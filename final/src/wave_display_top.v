==> flow/design.v <==
module dff #(parameter WIDTH = 1) (
    input clk,
    input [WIDTH-1:0] d,
    output reg [WIDTH-1:0] q
);
    always @(posedge clk) 
        q <= d;
endmodule
module dffr #(parameter WIDTH = 1) (
    input clk,
    input r,
    input [WIDTH-1:0] d,
    output reg [WIDTH-1:0] q
);
    always @ (posedge clk) 
        if (r) 
            q <= {WIDTH{1'b0}};
        else
            q <= d;
endmodule
module dffre #(parameter WIDTH = 1) (
    input clk,
    input r,
    input en,
    input [WIDTH-1:0] d,
    output reg [WIDTH-1:0] q
);
    always @(posedge clk)
        if (r)
            q <= {WIDTH{1'b0}};
        else if (en)
            q <= d;
        else
            q <= q;
endmodule
module ram_1w2r #(parameter WIDTH = 8, parameter DEPTH = 8) (
    input clka,
    input wea,
    input [DEPTH-1:0] addra,
    input [WIDTH-1:0] dina,
    output wire [WIDTH-1:0] douta,
    input clkb,
    input [DEPTH-1:0] addrb,
    output wire [WIDTH-1:0] doutb
);
    reg [WIDTH-1:0] RAM [(2**DEPTH)-1:0];
    reg [DEPTH-1:0] read_addra;
    reg [DEPTH-1:0] read_addrb;
    always @(posedge clka) begin
        if (wea == 1'b1)
            RAM[addra] <= dina;
        read_addra <= addra;
    end
    always @(posedge clkb)
        read_addrb <= addrb;
    assign douta = RAM[read_addra];
    assign doutb = RAM[read_addrb];
endmodule
module wave_capture (
    input clk,
    input reset,
    input new_sample_ready,
    input [15:0] new_sample_in,
    input wave_display_idle,
    output wire [8:0] write_address,
    output wire write_enable,
    output wire [7:0] write_sample,
    output wire read_index
);
reg [7:0] next_count;
wire [7:0] count;
reg [1:0] next_state;
wire [1:0] state;
wire [15:0] prev_sample;
dffre #(.WIDTH(8)) count_up_ff(
	.clk(clk),
	.r(reset),
	.en(new_sample_ready),
	.d(next_count),
	.q(count)
);
dffr #(.WIDTH(2)) state_ff(
	.clk(clk),
	.r(reset),
	.d(next_state),
	.q(state)
);
dffr #(.WIDTH(16)) sample_state_ff(
	.clk(clk),
	.r(reset),
	.d(new_sample_in),
	.q(prev_sample)
);
dffre #(.WIDTH(1)) read_idx_ff(
	.clk(clk),
	.r(reset),
	.en(state == 2'b10 & wave_display_idle == 1'b1),
	.d(~read_index),
	.q(read_index)
);
wire pos_crossing = (prev_sample[15] == 1) & (new_sample_in[15] == 0);
always @ (*) begin
	case (state)
		2'b00: begin
			next_state =  pos_crossing ? 2'b01 : state;
			next_count = 8'b0;
		end
		2'b01: begin
			next_state = (count == 8'b11111111) ? 2'b10 : state;
			next_count = count + 8'd1;
		end
		2'b10: begin
			next_count = 8'b0;
			if (wave_display_idle == 1'b1) begin
				next_state = 2'b00;
			end else begin
				next_state = 2'b10;
			end
		end
	default: begin
		next_state = 2'b00;
		next_count = 8'b0;
	end
	endcase
end
assign write_address = {~read_index, count};
assign write_enable = (state == 2'b01) ? 1'b1 : 1'b0; 
assign write_sample = new_sample_in[15:8] ^ 8'b10000000;
endmodule
module wave_display (
    input clk,
    input reset,
    input [10:0] x,   
    input [9:0]  y,   
    input valid,
    input [7:0] read_value,
    input read_index,
    output wire [8:0] read_address,
    output wire valid_pixel,
    output wire [7:0] r,
    output wire [7:0] g,
    output wire [7:0] b
);
assign read_address = {read_index, x[9], x[7:1]};
wire [10:0] prev_x;
wire [7:0] prev_read_value;
wire delayed_idx_1, delayed_idx_2, delayed_idx_3;
wire [8:0] prev_read_address;
wire read_addr_changed = ~(read_address == prev_read_address);
dffre #(.WIDTH(8)) sample_value_ff(
	.clk(clk),
	.r(reset),
	.en(read_addr_changed),
	.d(read_value),
	.q(prev_read_value)
);   
dffr #(.WIDTH(9)) read_addr_ff(
	.clk(clk),
	.r(reset),
	.d(read_address),
	.q(prev_read_address)
);   
wire [7:0] short_y;
assign short_y = y[8:1];
reg colored_white, valid_region, colored_grey, colored_even_grey;
always @(*) begin
	if (read_value >= prev_read_value) begin
		colored_white = ((short_y >= prev_read_value) & (short_y <= read_value)) ? 1'b1 : 1'b0;
		colored_grey =  (((short_y >= prev_read_value - ((read_value - prev_read_value)>>1)) & (short_y <= prev_read_value)) | ((short_y >= read_value) & (short_y <= read_value + ((read_value - prev_read_value )>>1)))) ? 1'b1: 1'b0;
		colored_even_grey =  (((short_y >= prev_read_value - ((read_value - prev_read_value)>>2)) & (short_y <= prev_read_value)) | ((short_y >= read_value) & (short_y <= read_value + ((read_value - prev_read_value )>>2)))) ? 1'b1: 1'b0;
	end else begin
		colored_white = ((short_y <= prev_read_value) & (short_y >= read_value)) ? 1'b1 : 1'b0;
		colored_grey =  ((short_y >= prev_read_value & short_y <= (prev_read_value + ((prev_read_value - read_value)>>1))) | (short_y >= (read_value - ((prev_read_value - read_value)>>1))  & short_y <= read_value)) ? 1'b1 : 1'b0;
		colored_even_grey =  ((short_y >= prev_read_value & short_y <= (prev_read_value + ((prev_read_value - read_value)>>1))) | (short_y >= (read_value - ((prev_read_value - read_value)>>2))  & short_y <= read_value)) ? 1'b1 : 1'b0;
	end
	if (~valid || y[9] || x[9:8] == 2'b00 || x[9:8] >= 2'b11 || x < 11'b00100001100) begin
		valid_region = 1'b0;
	end else begin
		valid_region = 1'b1;
	end
end
wire colored_white_wire = colored_white;
assign valid_pixel = (colored_grey | colored_even_grey | colored_white) & valid_region;
assign r = valid_pixel?  (colored_white? 8'hFF: (colored_even_grey? 8'hC0 : 8'h7F )) : 8'h0;
assign g = valid_pixel?  (colored_white? 8'hFF: (colored_even_grey? 8'hC0 : 8'h7F )) : 8'h0;
assign b = valid_pixel?(colored_white? 8'hFF: (colored_even_grey? 8'hC0 : 8'h7F )) : 8'h0;
endmodule
module wave_display_top(
    input clk,
    input reset,
    input new_sample,
    input [15:0] sample,
    input [10:0] x,   
    input [9:0]  y,   
    input valid,
    input vsync,
    output [7:0] r,
    output [7:0] g,
    output [7:0] b
);
    wire [7:0] read_sample, write_sample;
    wire [8:0] read_address, write_address;
    wire read_index;
    wire write_en;
    wire wave_display_idle = ~vsync;
    wave_capture wc(
        .clk(clk),
        .reset(reset),
        .new_sample_ready(new_sample),
        .new_sample_in(sample),
        .write_address(write_address),
        .write_enable(write_en),
        .write_sample(write_sample),
        .wave_display_idle(wave_display_idle),
        .read_index(read_index)
    );
    ram_1w2r #(.WIDTH(8), .DEPTH(9)) sample_ram(
        .clka(clk),
        .clkb(clk),
        .wea(write_en),
        .addra(write_address),
        .dina(write_sample),
        .douta(),
        .addrb(read_address),
        .doutb(read_sample)
    );
    wire valid_pixel;
    wire [7:0] wd_r, wd_g, wd_b;
    wave_display wd(
        .clk(clk),
        .reset(reset),
        .x(x),
        .y(y),
        .valid(valid),
        .read_address(read_address),
        .read_value(read_sample),
        .read_index(read_index),
        .valid_pixel(valid_pixel),
        .r(wd_r), .g(wd_g), .b(wd_b)
    );
	assign {r, g, b} = {wd_r, wd_g, wd_b} ;
endmodule
# From RTL to reports: wave_display_top
# What the tools print for wave_display_top, step after step.
# Lines are those of the file above, counted from 1.
# The mark -- stands for no value.
# inputs
design,wave_display_top
clk_port,clk
cell_library,sky130hd
corner,tt_025C_1v80

# After elaboration
# Source: Yosys, flattened and elaborated, memories not mapped. Widths are those after wreduce. Print and check cells do not count. Equal cells are merged and count once.
# Memory sizes are those after Yosys's memory passes, which may raise the word count (mostly to a power of two), join words into wider ones and drop unused or constant bits.
# bits
ff_bits,44
ram_bits,4096
clocked_rd_ports_x_width,8
memories,1
# mem_list
name,size,width,read_ports,write_ports,line,source
sample_ram.RAM,512,8,1,1,46,reg [WIDTH-1:0] RAM [(2**DEPTH)-1:0];
# op_classes
n_addsub,10
compare,14
n_eq,6
muxes,22
n_logic,22
reduce_logical,7
# op_table
op,count
8-bit greater-or-equal comparator,7
8-bit <= comparator,5
8-bit 2-to-1 mux,5
8-bit by 6-bit subtractor with 8-bit output,2
8-bit by 7-bit adder with 8-bit output,2
8-bit by 7-bit subtractor with 8-bit output,2
8-bit subtractor,2
1-bit AND,12
1-bit 2-to-1 mux,12
11-bit by 9-bit less-than comparator with 1-bit output with constant B,1
9-bit equality test,1
9-bit 2-to-1 mux,1
8-bit by 1-bit adder with 8-bit output with constant B,1
8-bit by 6-bit adder with 8-bit output,1
8-bit equality test with constant B,1
1-bit OR,6
2-bit case mux with 3-bit select,1
2-bit 2-to-1 mux,3
1-bit logical OR,4
1-bit inverter,4
2-bit by 1-bit != test with 1-bit output with constant B,2
2-bit zero test,2
2-bit by 1-bit equality test with 1-bit output with constant B,1
2-bit greater-or-equal comparator with constant B,1
2-bit equality test with constant B,1
2-bit AND reduction,1

# Depth
# Depth = most cells in a row (Yosys ltp): at word level without a register or memory, in the mapped netlist without a sequential cell, where the memories' decode and read muxes count.
# depth
depth_word,11
ABC_AREA,0
mapped_depth,40
ltp_nobuf,31

# After synthesis
# Yosys stat after the flow's synthesis: flattened, memories mapped to cells. It holds for the ABC_AREA given above (unset counts as 0); a run with the other value may have another netlist.
# Totals and module areas in this step are rounded.
# synth_totals
cells,7695
mapped_area_um2,164400
flip_flops,4135
buffers,469
# by_type
cell,count
sky130_fd_sc_hd__edfxtp_1,4096
sky130_fd_sc_hd__mux4_2,1120
sky130_fd_sc_hd__nor2_1,596
sky130_fd_sc_hd__mux2i_1,173
sky130_fd_sc_hd__ha_1,126
sky130_fd_sc_hd__dfxtp_1,39
sky130_fd_sc_hd__clkbuf_1,192
sky130_fd_sc_hd__buf_4,91
sky130_fd_sc_hd__buf_2,115
sky130_fd_sc_hd__xnor2_1,59
sky130_fd_sc_hd__a21oi_1,101
sky130_fd_sc_hd__a22oi_1,67
sky130_fd_sc_hd__buf_6,42
sky130_fd_sc_hd__nand2_1,118
sky130_fd_sc_hd__mux2_2,34
sky130_fd_sc_hd__o22ai_1,55
sky130_fd_sc_hd__nand3_1,68
sky130_fd_sc_hd__a21o_1,45
# Not listed: further types 67, cells in them 558.
# The figures by module come from a second, unflattened synthesis with its own total; it is not the netlist above.
# hier_totals
hier_cells,12183
area_unflattened_um2,201800
# Each row is one instance without its submodules.
# by_module
module,n_inst,n_cells,mod_area_um2
ram_1w2r,1,11453,195700
wave_display,1,575,4494
dffre (WIDTH=8),2,26,285.3
dffr (WIDTH=16),1,33,464.2
wave_capture,1,44,264.0
dffr (WIDTH=9),1,18,236.5
dffr (WIDTH=2),1,4,52.6
dffre (WIDTH=1),1,3,33.8
wave_display_top,1,1,3.8

# Path before layout
# OpenSTA on the mapped netlist: ideal clock, no wires. The path of least setup slack (recovery checks aside). Input and output delay are each 20% of the period. Register names are those of the netlist, which keeps one name where synthesis merged equal registers.
# synth_timing
kind,register to output
startpoint,reg (name not given)
endpoint,out b[1]
tclk_ns,11.9
t_first_pin_ns,0.000
t_arrival_ns,9.600
setup_slack_ns,-0.080
delay_ns,9.600
path_stages,41
n_path_buf,10
synth_period_reached_ns,11.98
# "delay_ns" is the arrival time less input delay plus setup time.
# At an output port there is no setup time.
# "path_stages": output pins that drive a net of the path, with the launching flip-flop's if there is one; two outputs of one cell count as two.
# "synth_period_reached_ns" = period - worst setup slack (recovery checks aside). The figure is calculated, with input and output delays left at 20% of the set period.
# synth_between
cell_sequence,sky130_fd_sc_hd__dfxtp_1 > sky130_fd_sc_hd__buf_6 > sky130_fd_sc_hd__buf_12 > sky130_fd_sc_hd__buf_12 > sky130_fd_sc_hd__buf_6 > sky130_fd_sc_hd__buf_6 > sky130_fd_sc_hd__buf_6 > sky130_fd_sc_hd__buf_6 > sky130_fd_sc_hd__buf_4 > sky130_fd_sc_hd__buf_2 > sky130_fd_sc_hd__mux4_2 > sky130_fd_sc_hd__mux4_2 > sky130_fd_sc_hd__mux4_2 > sky130_fd_sc_hd__mux4_2 > sky130_fd_sc_hd__nand2_1 > sky130_fd_sc_hd__nand2_1 > sky130_fd_sc_hd__inv_1 > sky130_fd_sc_hd__ha_1 > [5 not listed] > sky130_fd_sc_hd__xnor2_1 > sky130_fd_sc_hd__inv_1 > sky130_fd_sc_hd__ha_1 > sky130_fd_sc_hd__a21oi_1 > sky130_fd_sc_hd__inv_1 > sky130_fd_sc_hd__a21oi_1 > sky130_fd_sc_hd__nor2_1 > sky130_fd_sc_hd__xnor2_1 > sky130_fd_sc_hd__ha_1 > sky130_fd_sc_hd__a21oi_1 > sky130_fd_sc_hd__o21ai_0 > sky130_fd_sc_hd__o21ai_0 > sky130_fd_sc_hd__a21oi_1 > sky130_fd_sc_hd__o21ai_0 > sky130_fd_sc_hd__a2bb2oi_1 > sky130_fd_sc_hd__o21ai_0 > sky130_fd_sc_hd__a21boi_0 > sky130_fd_sc_hd__buf_4
# synth_rtl
item,line,source
to (decl),199,output [7:0] b
# No chain of elaborated cells between the ends is given.

# Path in the finished layout
# From the final timing report of job 1: the path of least setup slack in the routed layout; clock arrival at registers is part of the times.
# layout_timing
kind,register to output
startpoint,reg (name not given)
endpoint,out b[4]
tclk_ns,9.9
t_first_pin_ns,0.95
t_arrival_ns,8.80
setup_slack_ns,-0.88
path_stages,41
n_path_buf,13
# layout_between
cell_sequence,sky130_fd_sc_hd__dfxtp_4 > sky130_fd_sc_hd__buf_12 > sky130_fd_sc_hd__buf_16 > sky130_fd_sc_hd__buf_12 > sky130_fd_sc_hd__buf_12 > sky130_fd_sc_hd__buf_4 > sky130_fd_sc_hd__buf_6 > sky130_fd_sc_hd__mux4_2 > sky130_fd_sc_hd__mux2i_1 > sky130_fd_sc_hd__buf_4 > sky130_fd_sc_hd__a22oi_1 > sky130_fd_sc_hd__nand3_1 > sky130_fd_sc_hd__nand4_1 > sky130_fd_sc_hd__or4b_1 > sky130_fd_sc_hd__buf_4 > sky130_fd_sc_hd__nand2_2 > sky130_fd_sc_hd__inv_1 > sky130_fd_sc_hd__ha_2 > [5 not listed] > sky130_fd_sc_hd__buf_4 > sky130_fd_sc_hd__buf_4 > sky130_fd_sc_hd__nand2_1 > sky130_fd_sc_hd__inv_1 > sky130_fd_sc_hd__a2111o_1 > sky130_fd_sc_hd__nand2_1 > sky130_fd_sc_hd__xor2_1 > sky130_fd_sc_hd__ha_1 > sky130_fd_sc_hd__a21o_1 > sky130_fd_sc_hd__a21o_1 > sky130_fd_sc_hd__a21oi_1 > sky130_fd_sc_hd__o221ai_2 > sky130_fd_sc_hd__buf_4 > sky130_fd_sc_hd__nand2_1 > sky130_fd_sc_hd__inv_1 > sky130_fd_sc_hd__a21boi_4 > sky130_fd_sc_hd__buf_12 > sky130_fd_sc_hd__clkdlybuf4s15_2
# layout_rtl
item,line,source
to (decl),199,output [7:0] b
# No chain of elaborated cells between the ends is given.

# Top module wave_display_top; platform sky130hd; tools Yosys and OpenROAD; 2 stored runs in no particular order. Input and output delays are each 20% of the period that was set; the output load is 0.01 pF.
# "achievedPeriod_ns" is the run's clock period less its worst setup slack. It is reckoned from that one timing run; input and output delays stay at 20% of the period that was set.
# "worst_path_allowed_less_slack_ns" = time allowed to the worst setup path (clock period - input delay - output delay, where it has them) - its slack; a late launch clock adds to it, a late capture clock takes from it.
# By "power.total_mw" is meant OpenSTA's value without simulated activity: inputs other than the clock are taken to toggle once in ten clock periods, and the tool carries that through the logic.
# The results are shown rounded.
# Among the settings, - means not set for that run.
run name,period_ns,CORE_UTILIZATION,SETUP_SLACK_MARGIN,PLACE_DENSITY_LB_ADDON,CORE_MARGIN,TNS_END_PERCENT,GPL_ROUTABILITY_DRIVEN,CTS_CLUSTER_SIZE,SLEW_MARGIN,CAP_MARGIN,CORE_ASPECT_RATIO,ABC_AREA,GPL_TIMING_DRIVEN,MAX_ROUTING_LAYER,synth_chip_area_um2,total_die_area_um2,stdcell_area_um2,util_pct,setup_worst_slack_ns,timing.setup.tns_ns,fin_hold_ws_ns,power.total_mw,achievedPeriod_ns,worst_path_allowed_less_slack_ns,timing.worst_path_kind
job 1,9.9,47,1.96,0.07,6,65,0,47,10,20,-,-,-,-,164400,364200,190800,55.0,-0.881,-19.51,0.477,39.54,10.781,8.80,register to output
job 2,15.8,66,2.06,0.17,2,10,-,-,40,5,1.12,0,1,met5,164400,253100,183600,74.2,2.249,0.000,0.487,23.65,13.551,10.39,register to output
