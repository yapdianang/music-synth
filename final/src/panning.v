==> flow/design.v <==
module dff #(parameter WIDTH = 1) (
    input clk,
    input [WIDTH-1:0] d,
    output reg [WIDTH-1:0] q
);
    always @(posedge clk) 
        q <= d;
endmodule
module dffr #(parameter WIDTH = 1) (
    input clk,
    input r,
    input [WIDTH-1:0] d,
    output reg [WIDTH-1:0] q
);
    always @ (posedge clk) 
        if (r) 
            q <= {WIDTH{1'b0}};
        else
            q <= d;
endmodule
module dffre #(parameter WIDTH = 1) (
    input clk,
    input r,
    input en,
    input [WIDTH-1:0] d,
    output reg [WIDTH-1:0] q
);
    always @(posedge clk)
        if (r)
            q <= {WIDTH{1'b0}};
        else if (en)
            q <= d;
        else
            q <= q;
endmodule
`timescale 1ns / 1ps
module panning(
	input clk,
	input reset,
	input signed [15:0] sample_in,
	input in_ready,
	output signed [15:0] out_L,
	output signed [15:0] out_R,
	output out_ready
  );	
wire [1:0] curr_state;
reg [1:0] next_state;
reg [15:0] out_L_reg;
reg [15:0] out_R_reg;
wire switch_step, flopped_ready;
wire signed [15:0] shift_1, shift_2, shift_3, shift_4, shift_5, shift_6;
dffr #(.WIDTH(1)) ready_ff(
	.clk(clk),
	.r(reset),
	.d(in_ready),
	.q(flopped_ready)
);
assign out_ready = flopped_ready;
wire signed [15:0] pre_shift_1 = $signed(sample_in) >>> 1;
wire signed [15:0] pre_shift_2 = $signed(sample_in) >>> 2;
wire signed [15:0] pre_shift_3 = $signed(sample_in) >>> 3;
wire signed [15:0] pre_shift_4 = $signed(sample_in) >>> 4;
wire signed [15:0] pre_shift_5 = $signed(sample_in) >>> 5;
wire signed [15:0] pre_shift_6 = $signed(sample_in) >>> 6;
dffr #(.WIDTH(16)) shift_1_ff(
	.clk(clk),
	.r(reset),
	.d(pre_shift_1),
	.q(shift_1)
);
dffr #(.WIDTH(16)) shift_2_ff(
	.clk(clk),
	.r(reset),
	.d(pre_shift_2),
	.q(shift_2)
);
dffr #(.WIDTH(16)) shift_3_ff(
	.clk(clk),
	.r(reset),
	.d(pre_shift_3),
	.q(shift_3)
);
dffr #(.WIDTH(16)) shift_4_ff(
	.clk(clk),
	.r(reset),
	.d(pre_shift_4),
	.q(shift_4)
);
dffr #(.WIDTH(16)) shift_5_ff(
	.clk(clk),
	.r(reset),
	.d(pre_shift_5),
	.q(shift_5)
);
dffr #(.WIDTH(16)) shift_6_ff(
	.clk(clk),
	.r(reset),
	.d(pre_shift_6),
	.q(shift_6)
);
wire [15:0] curr_sample_count, curr_sample_count_pre;
reg [15:0] next_sample_count;
dffre #(.WIDTH(16)) sample_count_ff(
	.clk(clk),
	.r(reset),
	.en(flopped_ready),
	.d(next_sample_count),
	.q(curr_sample_count)
);
dffre #(.WIDTH(2)) state_ff(
	.clk(clk),
	.r(reset),
	.en(flopped_ready),
	.d(next_state),
	.q(curr_state)
);
always @(*) begin
	case (curr_state)
		2'd0: begin
			next_state = (curr_sample_count == 10 - 16'd1) ? 2'd1 : 2'd0;
			next_sample_count = (curr_sample_count == 10 - 16'd1) ? 16'd0 : curr_sample_count + 16'd1;
			end
		2'd1: begin
			next_state = ((curr_sample_count == 10 - 16'd1)) ? 2'd2 : 2'd1;
			next_sample_count = (curr_sample_count == 10 - 16'd1) ? 16'd0 : curr_sample_count + 16'd1;
			end
		2'd2: begin
			next_state = (curr_sample_count == 10 - 16'd1) ? 2'd3 : 2'd2;
			next_sample_count = (curr_sample_count == 10 - 16'd1) ? 16'd0 : curr_sample_count + 16'd1;
			end
		2'd3: begin
			next_state = (curr_sample_count == 10 - 16'd1) ? 2'd0 : 2'd3;
			next_sample_count = (curr_sample_count == 10 - 16'd1) ? 16'd0 : curr_sample_count + 16'd1;
			end
		default: begin
			next_state = 2'd0; 
			next_sample_count = 16'd0;
		end
	endcase
	casex (curr_state)
		2'd0:begin
			out_L_reg = shift_3;
			out_R_reg = shift_1 + shift_2 + shift_3;
		end
		2'd1: begin
			out_L_reg = shift_1;
			out_R_reg = shift_1;
		end
		2'd2: begin
			out_L_reg = shift_1 + shift_2 + shift_3;
			out_R_reg = shift_3;
		end
		2'd3: begin
			out_L_reg = shift_1;
			out_R_reg = shift_1;
		end
		default: begin
			out_L_reg = 16'd0;
			out_R_reg = 16'd0;
		end
	endcase
end
assign out_L = out_L_reg;
assign out_R = out_R_reg;
endmodule
# Tool chain data of panning
# What the tools print for panning, step after step.
# Lines are those of the file above, counted from 1.
# Operators carry their Yosys type and port widths (W data, S select, Z words).
# Cell names lack the library's common part.
# Not given: --
# inputs
top_module	panning
clock	clk
lib	sky130hd
pvt_corner	tt_025C_1v80

# Word-level counts
# Counts by Yosys on the flattened word-level netlist (proc, flatten, opt, wreduce; memories kept). Register bits leave out memories and registers merged into their read ports (data or address). Print and check cells are left out.
# bits
output_inout_bits	33
wordCells	25
inputBits	19
ff_bits	61
# classes
muxes	9
n_reduce_logical	3
add_sub_neg	3
eq_ne	4
# op_table
op	n
$pmux W16 S3	2
$mux W16	2
$add A15 B14 Y16	1
$add A16 B1 Y16 const B	1
$add A16 B13 Y16	1
$eq A16 B4 Y1 const B	1
$pmux W2 S4	1
$eq A2 B2 Y1 const B	2
$reduce_or A4 Y1	1
$mux W2	2
$eq A2 B1 Y1 const B	1
$logic_not A2 Y1	1
$reduce_or A2 Y1	1
$mux W1	2

# Longest topological paths
# Yosys ltp: most cells in a row. Word level: on the elaborated netlist, between registers, memories and ports. Mapped: between sequential cells and ports; inverters and the memories' decode and read muxes count.
# depth
depth_word	3
abc_area	0
mapped_depth	10
mapped_depth_nobuf	10

# After synthesis
# Yosys stat after the flow's synthesis: flattened, memories mapped to cells. It holds for the ABC_AREA given above (unset counts as 0); a run with the other value may have another netlist.
# Totals and module areas in this step are rounded.
# by_type
cell	n	type_area_um2
dfxtp_1	36	720.691
fa_1	14	280.269
ha_1	18	225.216
a221o_1	14	140.134
nand2_1	36	135.13
xnor2_1	13	113.859
xor2_1	13	113.859
nor2_1	29	108.854
nor2b_1	16	100.096
nand4_1	11	68.816
o21ai_0	13	65.062
a21o_1	8	60.058
a21oi_1	12	60.058
nand3_1	11	55.053
a22oi_1	7	52.55
clkbuf_1	14	52.55
and3_1	8	50.048
inv_1	9	33.782
# Not listed: further types 27, cells in them 50.
# mapped
sequential_area_um2	720.7
area_um2	2830
cells	332
buffers	19
flip_flops	36
# The figures by module come from a second, unflattened synthesis with its own total; it is not the netlist above.
# hier_totals
hier_cells	413
hier_area_um2	3939
# Rows give one instance, submodules left out.
# by_module
mod	n_cells	mod_seq_area_um2	n_inst	area_um2
panning	254	0.0	1	1864
dffr #(WIDTH=16)	33	320.3	3	464.2
dffre #(WIDTH=16)	52	320.3	1	580.6
dffre #(WIDTH=2)	6	40.0	1	67.6
dffr #(WIDTH=1)	2	20.0	1	33.8

# Timing after synthesis
# Path of least setup slack by OpenSTA after synthesis, without wires, with an ideal clock, recovery checks aside; 20% of the period is set as input and as output delay. Where synthesis merged equal registers, the netlist keeps one of their names.
# synth_path
path_type	register to output
start	register shift_3_ff.q[1]
end	output port out_R[14]
period_ns	3.68
stages	9
path_buffers	0
launch_ns	0.000
out_delay_ns	0.736
slack_ns	0.381
path_delay_ns	2.563
t_required_ns	2.944
arrival_ns	2.563
synth_period_reached_ns	3.299
# "path_delay_ns" is the arrival time less input delay plus setup time.
# A path that ends at an output port has no setup time.
# "stages": output pins that drive a net of the path, with the launching flip-flop's if there is one; two outputs of one cell count as two.
# "synth_period_reached_ns" is the clock period less the worst setup slack; recovery checks do not enter. This is arithmetic on one report: input and output delays are still those of the set period (20% each).
# The rows between start and end are the longest chain of elaborated cells between them; the timing report does not say that the signal goes this way. Where chains are equally long, one stands for them.
# Each line given opens the expression or statement behind the cell; cells for indexed reads and writes are added by Yosys, which also makes memories of some case tables.
# synth_via
path_cell_list	dfxtp_1 fa_1 ha_1 a21o_1 nand4_1 nand3_1 a41oi_4 or4_2 nand3_1
elab_chain_len	2
cells_between	2
cone_classes	add/sub (1); mux (1)
# synth_rtl
element	line	source
start: declaration	13	output reg [WIDTH-1:0] q
start: assignment	17	q <= {WIDTH{1'b0}};
start: assignment	19	q <= d;
$add A16 B13 Y16	143	out_R_reg = shift_1 + shift_2 + shift_3;
$pmux W16 S3	140	casex (curr_state)
end: declaration	43	output signed [15:0] out_R,

# Worst path after layout
# Path of least setup slack in the final report of entry A (OpenROAD, finished layout, wires in). Where an end is a register, its clock arrival counts in the times.
# layout_path
path_type	register to output
start	register shift_3_ff.q[1]
end	output port out_R[14]
path_buffers	1
slack_ns	0.12
arrival_ns	3.52
out_delay_ns	0.91
stages	10
launch_ns	0.29
t_required_ns	3.64
period_ns	4.55
# The rows between start and end are the longest chain of elaborated cells between them; the timing report does not say that the signal goes this way. Where chains are equally long, one stands for them.
# layout_via
path_cell_list	dfxtp_2 fa_1 ha_1 a21o_1 nand4_1 nand3_1 a41oi_4 or4_2 nand3_1 clkdlybuf4s50_1
elab_chain_len	2
cells_between	2
cone_classes	add/sub (1); mux (1)
# layout_rtl
element	line	source
start: declaration	13	output reg [WIDTH-1:0] q
start: assignment	17	q <= {WIDTH{1'b0}};
start: assignment	19	q <= d;
$add A16 B13 Y16	143	out_R_reg = shift_1 + shift_2 + shift_3;
$pmux W16 S3	140	casex (curr_state)
end: declaration	43	output signed [15:0] out_R,

Measured results for panning: 2 stored runs of the Yosys and OpenROAD flow on sky130hd. The settings differ; the order carries no meaning. The constraints put input and output delay at 20% of the set period each and load the outputs with 0.01 pF.
"achieved_period_ns" is the run's clock period less its worst setup slack. It is reckoned from that one timing run; input and output delays stay at 20% of the period that was set.
"critical_path_time_ns" means the part of the period allowed to the worst setup path (the constraints hold back 20% at inputs and 20% at outputs) less its slack; where the path has registers, the arrival times of their clocks count too.
The results are shown rounded.

Entry A, flow files:
==> flow/run.sh <==
#!/bin/bash
# the make line also repeats the synthesis and layout settings of config.mk as NAME=value (left out here)
make -C /OpenROAD-flow-scripts/flow DESIGN_CONFIG=/design/flow/config.mk WORK_HOME=/design/flow/orfs CLKGATE_MAP_FILE= finish
==> flow/config.mk <==
export PLATFORM = sky130hd
export DESIGN_NAME = panning
export DESIGN_NICKNAME = panning
export VERILOG_FILES = /design/flow/design.v
export SDC_FILE = /design/flow/constraint.sdc
export NUM_CORES = 4
export LEC_CHECK = 0
export ABC_AREA = 0
export CAP_MARGIN = 20
export CORE_ASPECT_RATIO = 0.78
export CORE_MARGIN = 2
export CORE_UTILIZATION = 52
export CTS_CLUSTER_DIAMETER = 245
export CTS_CLUSTER_SIZE = 80
export GPL_ROUTABILITY_DRIVEN = 1
export PLACE_DENSITY = 0.8
export SLEW_MARGIN = 20
==> flow/constraint.sdc <==
create_clock -name core_clock -period 4.55 [get_ports {clk}]
set_input_delay 0.9100 -clock core_clock [delete_from_list [all_inputs] [get_ports {clk}]]
set_output_delay 0.9100 -clock core_clock [all_outputs]
set_load 0.01 [all_outputs]

==> results of entry A, as CSV <==
result,value
final_hold_ws_ns,0.474
worstSetupSlack_ns,0.117
ys_area_um2,2830
cell_area_final_um2,3477
critical_path_time_ns,3.52
timing.worst_path_kind,"register to output"
achieved_period_ns,4.433
die_um2,6053

Entry B, flow files:
==> flow/run.sh <==
#!/bin/bash
# the make line also repeats the synthesis and layout settings of config.mk as NAME=value (left out here)
make -C /OpenROAD-flow-scripts/flow DESIGN_CONFIG=/design/flow/config.mk WORK_HOME=/design/flow/orfs CLKGATE_MAP_FILE= finish
==> flow/config.mk <==
export PLATFORM = sky130hd
export DESIGN_NAME = panning
export DESIGN_NICKNAME = panning
export VERILOG_FILES = /design/flow/design.v
export SDC_FILE = /design/flow/constraint.sdc
export NUM_CORES = 4
export LEC_CHECK = 0
export CAP_MARGIN = 20
export CORE_MARGIN = 2
export CORE_UTILIZATION = 53
export GPL_ROUTABILITY_DRIVEN = 1
export GPL_TIMING_DRIVEN = 0
export MAX_ROUTING_LAYER = met4
export PLACE_DENSITY_LB_ADDON = 0.19
export SETUP_SLACK_MARGIN = 0.83
export SLEW_MARGIN = 20
export TNS_END_PERCENT = 85
==> flow/constraint.sdc <==
create_clock -name core_clock -period 5.67 [get_ports {clk}]
set_input_delay 1.1340 -clock core_clock [delete_from_list [all_inputs] [get_ports {clk}]]
set_output_delay 1.1340 -clock core_clock [all_outputs]
set_load 0.01 [all_outputs]

==> results of entry B, as CSV <==
result,value
final_hold_ws_ns,0.490
worstSetupSlack_ns,0.978
ys_area_um2,2830
cell_area_final_um2,3535
critical_path_time_ns,3.56
timing.worst_path_kind,"register to output"
achieved_period_ns,4.692
die_um2,5941
